==> flow/design.v <==
module vga_text(clk25mhz, hindex, vindex, standard, emphasized, background, char_data, font_data, char_address, font_address, color);
  wire [2:0] _00_;
  wire [11:0] _01_;
  wire [2:0] _02_;
  wire [3:0] _03_;
  wire [2:0] _04_;
  wire [3:0] _05_;
  wire [31:0] _06_;
  wire [31:0] _07_;
  wire [31:0] _08_;
  wire _09_;
  wire _10_;
  wire _11_;
  wire _12_;
  wire _13_;
  wire _14_;
  wire _15_;
  wire _16_;
  wire _17_;
  wire _18_;
  wire _19_;
  wire _20_;
  wire _21_;
  wire _22_;
  wire _23_;
  wire _24_;
  wire _25_;
  wire [2:0] _26_;
  wire [2:0] _27_;
  wire [3:0] _28_;
  wire [3:0] _29_;
  wire [3:0] _30_;
  wire [2:0] _31_;
  wire [2:0] _32_;
  wire [11:0] _33_;
  wire [11:0] _34_;
  wire [11:0] _35_;
  wire [11:0] _36_;
  wire [11:0] _37_;
  wire _38_;
  wire [31:0] _39_;
  input [3:0] background;
  reg [2:0] bright = 3'h0;
  output [11:0] char_address;
  reg [11:0] char_address = 12'h000;
  reg [2:0] char_col = 3'h0;
  input [7:0] char_data;
  reg [3:0] char_row = 4'h0;
  input clk25mhz;
  output [7:0] color;
  reg [2:0] dark = 3'h0;
  input [3:0] emphasized;
  output [9:0] font_address;
  reg [9:0] font_address;
  input [13:0] font_data;
  reg [3:0] foreground;
  input [9:0] hindex;
  wire [3:0] pixel_color;
  input [3:0] standard;
  input [9:0] vindex;
  assign _06_ = char_address +  32'd1;
  assign _07_ = char_col +  32'd1;
  assign _08_ = char_row +  32'd1;
  assign _09_ = _38_ ==  32'd1;
  assign _10_ = char_col ==  32'd7;
  assign _11_ = hindex ==  32'd640;
  assign _12_ = char_row ==  32'd13;
  assign _13_ = char_address ==  32'd2720;
  assign _14_ = char_data[7] ==  32'd1;
  assign _15_ = pixel_color[3] ==  32'd1;
  assign _16_ = pixel_color[2:0] ==  32'd0;
  assign _17_ = vindex >=  32'd2;
  assign _18_ = hindex >  32'd0;
  assign _19_ = _17_ &&  _22_;
  assign _20_ = _18_ &&  _24_;
  assign _21_ = _20_ &&  _25_;
  assign _22_ = vindex <  32'd478;
  assign _23_ = hindex <  32'd640;
  assign _24_ = hindex <  32'd641;
  assign _25_ = vindex <  32'd480;
  always @(posedge clk25mhz)
      dark <= _04_;
  always @(posedge clk25mhz)
      bright <= _00_;
  always @(posedge clk25mhz)
      font_address <= { char_data[6:0], char_col };
  always @(posedge clk25mhz)
      foreground <= _05_;
  always @(posedge clk25mhz)
      char_address <= _01_;
  always @(posedge clk25mhz)
      char_col <= _02_;
  always @(posedge clk25mhz)
      char_row <= _03_;
  assign _26_ = _16_ ?  3'h7 : pixel_color[2:0];
  assign _27_ = _15_ ?  _26_ : 3'h0;
  assign _00_ = _21_ ?  _27_ : 3'h0;
  assign _04_ = _21_ ?  pixel_color[2:0] : 3'h0;
  assign _28_ = _12_ ?  4'h0 : _08_[3:0];
  assign _29_ = _11_ ?  _28_ : char_row;
  assign _30_ = _23_ ?  char_row : _29_;
  assign _03_ = _19_ ?  _30_ : char_row;
  assign _31_ = _10_ ?  3'h0 : _07_[2:0];
  assign _32_ = _23_ ?  _31_ : char_col;
  assign _02_ = _19_ ?  _32_ : char_col;
  assign _33_ = _13_ ?  12'h000 : char_address;
  assign _34_ = _12_ ?  _33_ : _39_[11:0];
  assign _35_ = _11_ ?  _34_ : char_address;
  assign _36_ = _10_ ?  _06_[11:0] : char_address;
  assign _37_ = _23_ ?  _36_ : _35_;
  assign _01_ = _19_ ?  _37_ : char_address;
  wire [13:0] _88_ = font_data;
  assign _38_ = _88_[char_row +: 1];
  assign _39_ = char_address -  32'd80;
  assign pixel_color = _09_ ?  foreground : background;
  assign _05_ = _14_ ?  emphasized : standard;
  assign color = { dark[2], bright[2], 1'h0, dark[1], bright[1], 1'h0, dark[0], bright[0] };
endmodule
## Tool chain data of vga_text

Tool output for the design above, in the order of the flow.
Line numbers count from 1 in the design file above.
Cell names lack the library's common part.
Not given: n/a

| set-up | value |
|---|---|
| design top | vga_text |
| clock port | clk25mhz |
| cell library | sky130hd |
| timing corner | tt_025C_1v80 |

## Word-level counts

Source: Yosys, flattened and elaborated, memories not mapped. Widths are those after wreduce. Registers that Yosys merges into a memory's read port (data or address) are not register bits. Print and check cells do not count. Equal cells are merged and count once.

| storage and ports | value |
|---|---|
| register bits after elaboration | 39 |
| input bits | 55 |
| output and inout port bits | 30 |
| elaborated cells | 42 |

| cells by class | value |
|---|---|
| add/sub/neg operators | 4 |
| order comparisons | 6 |
| eq/ne operators | 6 |
| shift-type cells | 1 |
| multiplexer cells | 8 |
| bitwise gates (word level) | 1 |
| reduce/logical cells | 9 |

Operators by type and width:

| operator | count |
|---|---|
| 12-bit 2-to-1 mux | 5 |
| 10-bit less-than comparator with constant B | 2 |
| 10-bit by 9-bit less-than comparator with 1-bit output with constant B | 2 |
| 14-bit by 5-bit variable part select with 1-bit output | 1 |
| 12-bit by 1-bit adder with 12-bit output with constant B | 1 |
| 12-bit equality test with constant B | 1 |
| 12-bit by 7-bit subtractor with 12-bit output with constant B | 1 |
| 10-bit by 1-bit greater-than comparator with 1-bit output with constant B | 1 |
| 10-bit equality test with constant B | 1 |
| 10-bit by 2-bit >= comparator with 1-bit output with constant B | 1 |
| 4-bit 2-to-1 mux | 2 |
| 2-bit AND reduction | 2 |
| 4-bit by 1-bit adder with 4-bit output with constant B | 1 |
| 4-bit equality test with constant B | 1 |
| 4-bit AND reduction | 1 |
| 1-bit logical AND | 3 |
| 3-bit by 1-bit adder with 3-bit output with constant B | 1 |
| 3-bit by 1-bit inequality test with 1-bit output with constant B | 1 |
| 3-bit equality test with constant B | 1 |
| 3-bit zero test | 1 |
| 3-bit AND reduction | 1 |
| 3-bit 2-to-1 mux | 1 |
| 2-bit inequality test with constant B | 1 |
| 2-bit nonzero test | 1 |
| 1-bit inverter | 1 |

## Depth

Yosys ltp: most cells in a row. Word level: on the elaborated netlist, between registers, memories and ports. Mapped: between sequential cells and ports; inverters and the memories' decode and read muxes count.

| depth | value |
|---|---|
| depth after elaboration | 5 |
| ABC_AREA | 0 |
| depth in mapped cells | 7 |
| mapped depth without buffers | 7 |

## Synthesis result

Yosys stat after the flow's synthesis: flattened, memories mapped to cells. It holds for the ABC_AREA given above (unset counts as 0); a run with the other value may have another netlist.

Cell types:

| type | count |
|---|---|
| edfxtp_1 | 19 |
| dfxtp_1 | 20 |
| ha_1 | 9 |
| nor2_1 | 27 |
| mux4_2 | 3 |
| a21oi_1 | 13 |
| mux2_2 | 5 |
| xnor2_1 | 6 |
| o21ai_0 | 9 |
| nor4_1 | 7 |
| mux2i_1 | 4 |
| inv_1 | 8 |
| nand3_1 | 6 |
| nand2_1 | 7 |
| and3_1 | 4 |
| nor2b_1 | 4 |
| o22ai_1 | 4 |
| buf_6 | 2 |

Not listed: further types 28, cells in them 44.

| synthesis totals | value |
|---|---|
| cells in the netlist | 201 |
| mapped area | 0.002057 mm^2 |
| flip-flop cells | 39 |
| buffers | 10 |

## Worst setup path after synthesis

Source: OpenSTA report_checks on the synthesized netlist (no wires, ideal clock, input and output delay 20% of the period each), path of least setup slack; recovery checks are left aside. Register names are those of the netlist, which keeps one name where synthesis merged equal registers.

| timing path after synthesis | value |
|---|---|
| path kind | reg2reg |
| from | register char_address[4] |
| to | register char_address[10] |
| clock period | 2.4 ns |
| library setup time | 0.375 ns |
| time at the first pin | 0.000 ns |
| arrival | 2.077 ns |
| setup slack | -0.052 ns |
| delay of the path | 2.452 ns |
| stages on the path | 7 |
| synthesis period reached | 2.452 ns |

"delay of the path" = arrival - input delay + setup time.
"stages on the path": output pins that drive a net of the path, with the launching flip-flop's if there is one; two outputs of one cell count as two.
"synthesis period reached" is the clock period less the worst setup slack; recovery checks do not enter. This is arithmetic on one report: input and output delays are still those of the set period (20% each).
The rows between start and end are the longest chain of elaborated cells between them; the timing report does not say that the signal goes this way. Where chains are equally long, one stands for them.
Each line given opens the expression or statement behind the cell; cells for indexed reads and writes are added by Yosys, which also makes memories of some case tables.
The path ends at the enable pin of a flip-flop; only ways to that pin are counted.

| between the ends, after synthesis | value |
|---|---|
| path through | edfxtp_1 -> inv_1 -> ha_1 -> nor4b_1 -> a41oi_1 -> or4_1 -> a21oi_1 |
| length of the longest elaborated chain | 3 |

RTL lines, path after synthesis:

| element | RTL line | text |
|---|---|---|
| from (decl) | 44 | `output [11:0] char_address;` |
| from (assign) | 90 | `char_address <= _01_;` |
| 12-bit equality test | 68 | `assign _13_ = char_address ==  32'd2720;` |
| 3-bit by 1-bit inequality test with 1-bit output | n/a |  |
| 4-bit AND reduction | n/a |  |
| to (assign) | 90 |  |
| to (decl) | 44 |  |

## Path in the finished layout

Path of least setup slack in the final report of flow run 1 (OpenROAD, finished layout, wires in). Where an end is a register, its clock arrival counts in the times.

| timing path after layout | value |
|---|---|
| path kind | reg2reg |
| from | register char_address[4] |
| to | register char_address[2] |
| clock period | 2.76 ns |
| library setup time | 0.29 ns |
| time at the first pin | 0.29 ns |
| arrival | 2.20 ns |
| setup slack | 0.55 ns |
| stages on the path | 8 |

The rows between start and end are the longest chain of elaborated cells between them; the timing report does not say that the signal goes this way. Where chains are equally long, one stands for them.
The path ends at the enable pin of a flip-flop; only ways to that pin are counted.

| between the ends, after layout | value |
|---|---|
| path through | edfxtp_1 -> inv_2 -> ha_1 -> nor4b_4 -> a41oi_2 -> or4_4 -> o21a_1 -> nor2_4 |
| length of the longest elaborated chain | 3 |

RTL lines, path after layout:

| element | RTL line | text |
|---|---|---|
| from (decl) | 44 | `output [11:0] char_address;` |
| from (assign) | 90 | `char_address <= _01_;` |
| 12-bit equality test | 68 | `assign _13_ = char_address ==  32'd2720;` |
| 3-bit by 1-bit inequality test with 1-bit output | n/a |  |
| 4-bit AND reduction | n/a |  |
| to (assign) | 90 |  |
| to (decl) | 44 |  |

Ticket comment

Measured results for vga_text: 2 stored runs of the Yosys and OpenROAD flow on sky130hd. The settings differ; the order carries no meaning. The constraints put input and output delay at 20% of the set period each and load the outputs with 0.01 pF.
"time used up by the worst setup path": the worst setup path's part of the clock period (all of it between registers, 20% less for each end at a port) less its slack. A launch clock that arrives late makes it longer, a capture clock that arrives late makes it shorter.
A setting shown as n/a is not set for that run.

| run name | period_ns | SETUP_SLACK_MARGIN | CAP_MARGIN | CORE_MARGIN | CORE_UTILIZATION | SLEW_MARGIN | ABC_AREA | GPL_ROUTABILITY_DRIVEN | CTS_CLUSTER_SIZE | CTS_CLUSTER_DIAMETER | MAX_ROUTING_LAYER | area of the synthesized netlist (mm^2) | die size (mm^2) | standard-cell area after routing (mm^2) | post-route utilization (%) | lowest setup slack (ns) | time used up by the worst setup path (ns) | critical path kind |
|---|---|---|---|---|---|---|---|---|---|---|---|---|---|---|---|---|---|---|
| flow run 1 | 2.76 | 0.7 | 20 | 2 | 40 | 20 | n/a | n/a | n/a | n/a | n/a | 0.002057 | 0.005732 | 0.0032531 | 64.5 | 0.550 | 2.21 | reg2reg |
| flow run 2 | 4.17 | -0.24 | 20 | 4 | 36 | 20 | 1 | 0 | 61 | 236 | met5 | 0.0022034 | 0.0074365 | 0.003158 | 53.3 | 1.448 | 1.89 | in2reg |
